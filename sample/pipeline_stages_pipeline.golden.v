==> flow/design.v <==
localparam bit unsigned [31:0] Mol = 32'h0000002a;
typedef struct packed {
    logic [6:0] some_field;
} my_struct_t;
typedef struct packed {
    logic [15:0] second;
    logic [7:0] first;
} reversed_struct_t;
module foo_cycle0(
  input wire [31:0] x,
  output wire [31:0] out
);
  wire [31:0] literal_5;
  wire [31:0] add_6;
  assign literal_5 = 32'h0000_0001;
  assign add_6 = x + literal_5;
  assign out = add_6;
endmodule
module foo_cycle1(
  input wire [31:0] x,
  output wire [31:0] out
);
  wire [31:0] literal_8;
  wire [31:0] add_9;
  assign literal_8 = 32'h0000_0001;
  assign add_9 = x + literal_8;
  assign out = add_9;
endmodule
module foo(
  input wire clk,
  input wire [31:0] x,
  output wire [31:0] out
);
  reg [31:0] p0_x;
  always @ (posedge clk) begin
    p0_x <= x;
  end
  wire [31:0] stage_0_out_comb;
  foo_cycle0 stage_0 (
    .x(p0_x),
    .out(stage_0_out_comb)
  );
  reg [31:0] p1_x;
  always @ (posedge clk) begin
    p1_x <= stage_0_out_comb;
  end
  wire [31:0] stage_1_out_comb;
  foo_cycle1 stage_1 (
    .x(p1_x),
    .out(stage_1_out_comb)
  );
  reg [31:0] p2_out;
  always @ (posedge clk) begin
    p2_out <= stage_1_out_comb;
  end
  assign out = p2_out;
endmodule
Step by step through the tools: foo
The steps from the RTL of foo to its reports follow in flow order. Line numbers count from 1 in the design file above. Operators carry their Yosys type and port widths (W data, S select, Z words). Library cell names are shortened. Not given: --

Top module: foo. Clock input: clk. Library: sky130hd. Timing corner: tt_025C_1v80.

Word level
Yosys after proc, flatten, opt, wreduce and memory -nomap, before mapping. Enables and synchronous resets that opt folds into registers are not counted as muxes. Memory bits, and registers merged into a memory's read port (data or address), are not among the register bits. Print and check cells are not counted. Equal cells are merged and count once.

The entry for bits in writable memories reads 0. Bits in read-only memories: 0. Under memory cells stands 0. For bits in latches the number is 0. Under register bits after elaboration stands 96. Word width x clocked read ports: 0. Input port bits: 33. The figure for output and inout bits is 32. Under word-level cells stands 5.

Add/subtract/negate cells: 2. For muxes and demuxes the number is 0. The entry for reduce/logical cells reads 0. The figure for bitwise gates (word level) is 0. Under div/mod/pow operators stands 0. Shifts and indexed selects: 0. Under multipliers stands 0. Equal/unequal tests: 0. Under magnitude comparators stands 0.

Operators with widths (number): $add A32 B1 Y32 const B (2).

Longest topological paths
Depth = most cells in a row (Yosys ltp): at word level without a register or memory, in the mapped netlist without a sequential cell, where the memories' decode and read muxes count.

For depth after elaboration the number is 1. For ABC_AREA the number is 0. Under depth in mapped cells stands 6. The figure for mapped depth without buffers is 5.

Synthesis result
Yosys stat after the flow's synthesis: flattened, memories mapped to cells. It holds for the ABC_AREA given above (unset counts as 0); a run with the other value may have another netlist.

Under cell count stands 276. The figure for mapped area is 3279.4 um^2. The figure for sequential part of the area is 1921.8 um^2. The figure for mapped flip-flops is 96. The figure for buffers is 3.

Cells by type: dfxtp_1 (number 96, total area 1.92E+03 um^2); xnor2_1 (number 31, total area 271.51 um^2); xor2_1 (number 29, total area 253.994 um^2); nand3_1 (number 22, total area 110.106 um^2); nand4_1 (number 11, total area 68.816 um^2); nor4_4 (number 3, total area 63.811 um^2); nand2_1 (number 15, total area 56.304 um^2); nand3_4 (number 3, total area 52.55 um^2); and3_1 (number 8, total area 50.048 um^2); nor2_1 (number 12, total area 45.043 um^2); nand4_4 (number 2, total area 42.541 um^2); nor4_1 (number 6, total area 37.536 um^2); nor4_2 (number 3, total area 37.536 um^2); and4_1 (number 4, total area 35.034 um^2); nor3_1 (number 7, total area 35.034 um^2); buf_6 (number 3, total area 33.782 um^2); inv_1 (number 9, total area 33.782 um^2); nor3_2 (number 3, total area 30.029 um^2).

Other cell types: 7; their cells: 9. By module: a second synthesis without flattening, with its own total; a netlist apart from the flattened one above.

Cells (unflattened synthesis): 288. Area (unflattened synthesis): 3290.7 um^2.

Each row is one instance without its submodules.

Modules: foo (seq. area 1921.8 um^2, area 1921.8 um^2, cells 96, times used 1); foo_cycle0 (seq. area 0.0 um^2, area 684.4 um^2, cells 96, times used 1); foo_cycle1 (seq. area 0.0 um^2, area 684.4 um^2, cells 96, times used 1).

Timing after synthesis
Source: OpenSTA report_checks on the synthesized netlist (no wires, ideal clock, input and output delay 20% of the period each), path of least setup slack; recovery checks are left aside. Register names are those of the netlist, which keeps one name where synthesis merged equal registers.

Kind: register to register. Start point: register p0_x[0]. End point: register p1_x[30]. The entry for delay of the path reads 1.441 ns. Driving pins on the path: 6. The entry for library setup time reads 0.118 ns. Period: 2.88 ns. Under arrival time stands 1.323 ns. Path slack: 1.439 ns. Launch time at the first pin: 0.000 ns. The entry for data required time reads 2.762 ns. Under path buffers stands 0. Period reached after synthesis: 1.441 ns.

"delay of the path" is the arrival time less input delay plus setup time. "driving pins on the path": output pins that drive a net of the path, with the launching flip-flop's if there is one; two outputs of one cell count as two. "period reached after synthesis" is the clock period less the worst setup slack; recovery checks do not enter. This is arithmetic on one report: input and output delays are still those of the set period (20% each). The rows between start and end are the longest chain of elaborated cells between them; the timing report does not say that the signal goes this way. Where chains are equally long, one stands for them. Each line given opens the expression or statement behind the cell; cells for indexed reads and writes are added by Yosys, which also makes memories of some case tables.

Path through: dfxtp_1 > ha_1 > nand3_1 > nor3_4 > nand4b_1 > xnor2_1. Under length of the longest elaborated chain stands 1. The entry for elaborated cells on any way between the ends reads 1. RTL lines with such cells: 1. Classes of those cells: 1 x add/sub.

Ends and longest elaborated chain, post-synthesis: from (decl) (line 34) `reg [31:0] p0_x;`; from (assign) (line 36) `p0_x <= x;`; $add A32 B1 Y32 (line 16) `assign add_6 = x + literal_5;`; to (assign) (line 45) `p1_x <= stage_0_out_comb;`; to (decl) (line 43) `reg [31:0] p1_x;`.

Path in the finished layout
From the final timing report of run 1: the path of least setup slack in the routed layout; clock arrival at registers is part of the times.

Kind: register to register. Start point: register p0_x[1]. End point: register p1_x[24]. Driving pins on the path: 7. Launch time at the first pin: 0.35 ns. The entry for library setup time reads 0.10 ns. Period: 1.46 ns. The entry for data required time reads 1.71 ns. Path slack: -0.04 ns. Under path buffers stands 1. Under arrival time stands 1.76 ns.

The rows between start and end are the longest chain of elaborated cells between them; the timing report does not say that the signal goes this way. Where chains are equally long, one stands for them.

Path through: dfxtp_2 > ha_1 > nand3_1 > buf_4 > nor3_4 > nand4_1 > xnor2_1. Under length of the longest elaborated chain stands 1. The entry for elaborated cells on any way between the ends reads 1. RTL lines with such cells: 1. Classes of those cells: 1 x add/sub.

Ends and longest elaborated chain, after layout: from (decl) (line 34) `reg [31:0] p0_x;`; from (assign) (line 36) `p0_x <= x;`; $add A32 B1 Y32 (line 16) `assign add_6 = x + literal_5;`; to (assign) (line 45) `p1_x <= stage_0_out_comb;`; to (decl) (line 43) `reg [31:0] p1_x;`.

Memo
Re: implementation data of foo

Measured data: module foo, platform sky130hd, 2 stored runs of the flow under differing settings, order arbitrary. Input and output delays are each 20% of the period that was set; the output load is 0.01 pF. By "time on the worst setup path" is meant the share of the clock period that the worst setup path is allowed (20% is reserved at inputs, 20% at outputs), minus its slack. Clock arrival times at its registers enter into it. "total power of the final layout" rests on the timing tool's default activity at the inputs, not on a simulated workload.

Files of run 1:
==> flow/run.sh <==
#!/bin/bash
# the make line also repeats the synthesis and layout settings of config.mk as NAME=value (left out here)
make -C /OpenROAD-flow-scripts/flow DESIGN_CONFIG=/design/flow/config.mk WORK_HOME=/design/flow/orfs CLKGATE_MAP_FILE= finish
==> flow/config.mk <==
export PLATFORM = sky130hd
export DESIGN_NAME = foo
export DESIGN_NICKNAME = foo
export VERILOG_FILES = /design/flow/design.v
export SDC_FILE = /design/flow/constraint.sdc
export NUM_CORES = 4
export LEC_CHECK = 0
export CAP_MARGIN = 20
export CORE_MARGIN = 2
export CORE_UTILIZATION = 40
export SETUP_SLACK_MARGIN = -0.14
export SLEW_MARGIN = 20
==> flow/constraint.sdc <==
create_clock -name core_clock -period 1.46 [get_ports {clk}]
set_input_delay 0.2920 -clock core_clock [delete_from_list [all_inputs] [get_ports {clk}]]
set_output_delay 0.2920 -clock core_clock [all_outputs]
set_load 0.01 [all_outputs]

Results of run 1. The synthesis area stands at 3,279.4 um^2. The overall die area comes to 8,938.8 um^2. The standard-cell area after layout is 4,541.9 um^2. The utilization of the finished layout reads 0.561. For the worst setup slack after layout the run shows -0.044 ns. For the post-route setup TNS the run shows -0.853 ns. The total power of the final layout reads 5,056 µW. The measured time on the worst setup path is 1.50 ns. Kind of the worst setup path: register to register.

Files of run 2:
==> flow/run.sh <==
#!/bin/bash
# the make line also repeats the synthesis and layout settings of config.mk as NAME=value (left out here)
make -C /OpenROAD-flow-scripts/flow DESIGN_CONFIG=/design/flow/config.mk WORK_HOME=/design/flow/orfs CLKGATE_MAP_FILE= finish
==> flow/config.mk <==
export PLATFORM = sky130hd
export DESIGN_NAME = foo
export DESIGN_NICKNAME = foo
export VERILOG_FILES = /design/flow/design.v
export SDC_FILE = /design/flow/constraint.sdc
export NUM_CORES = 4
export LEC_CHECK = 0
export CAP_MARGIN = 20
export CELL_PAD_IN_SITES_DETAIL_PLACEMENT = 1
export CORE_MARGIN = 2
export CORE_UTILIZATION = 17
export CTS_CLUSTER_SIZE = 64
export MAX_ROUTING_LAYER = met4
export MIN_ROUTING_LAYER = met1
export PLACE_DENSITY_LB_ADDON = 0.04
export SLEW_MARGIN = 0
export TNS_END_PERCENT = 35
==> flow/constraint.sdc <==
create_clock -name core_clock -period 1.12 [get_ports {clk}]
set_input_delay 0.2240 -clock core_clock [delete_from_list [all_inputs] [get_ports {clk}]]
set_output_delay 0.2240 -clock core_clock [all_outputs]
set_load 0.01 [all_outputs]

Results of run 2. The synthesis area stands at 3,279.4 um^2. The overall die area comes to 20,417.6 um^2. The standard-cell area after layout is 5,688.0 um^2. The utilization of the finished layout reads 0.302. For the worst setup slack after layout the run shows -0.317 ns. For the post-route setup TNS the run shows -10.627 ns. The total power of the final layout reads 7,385 µW. The measured time on the worst setup path is 1.44 ns. Kind of the worst setup path: register to register.
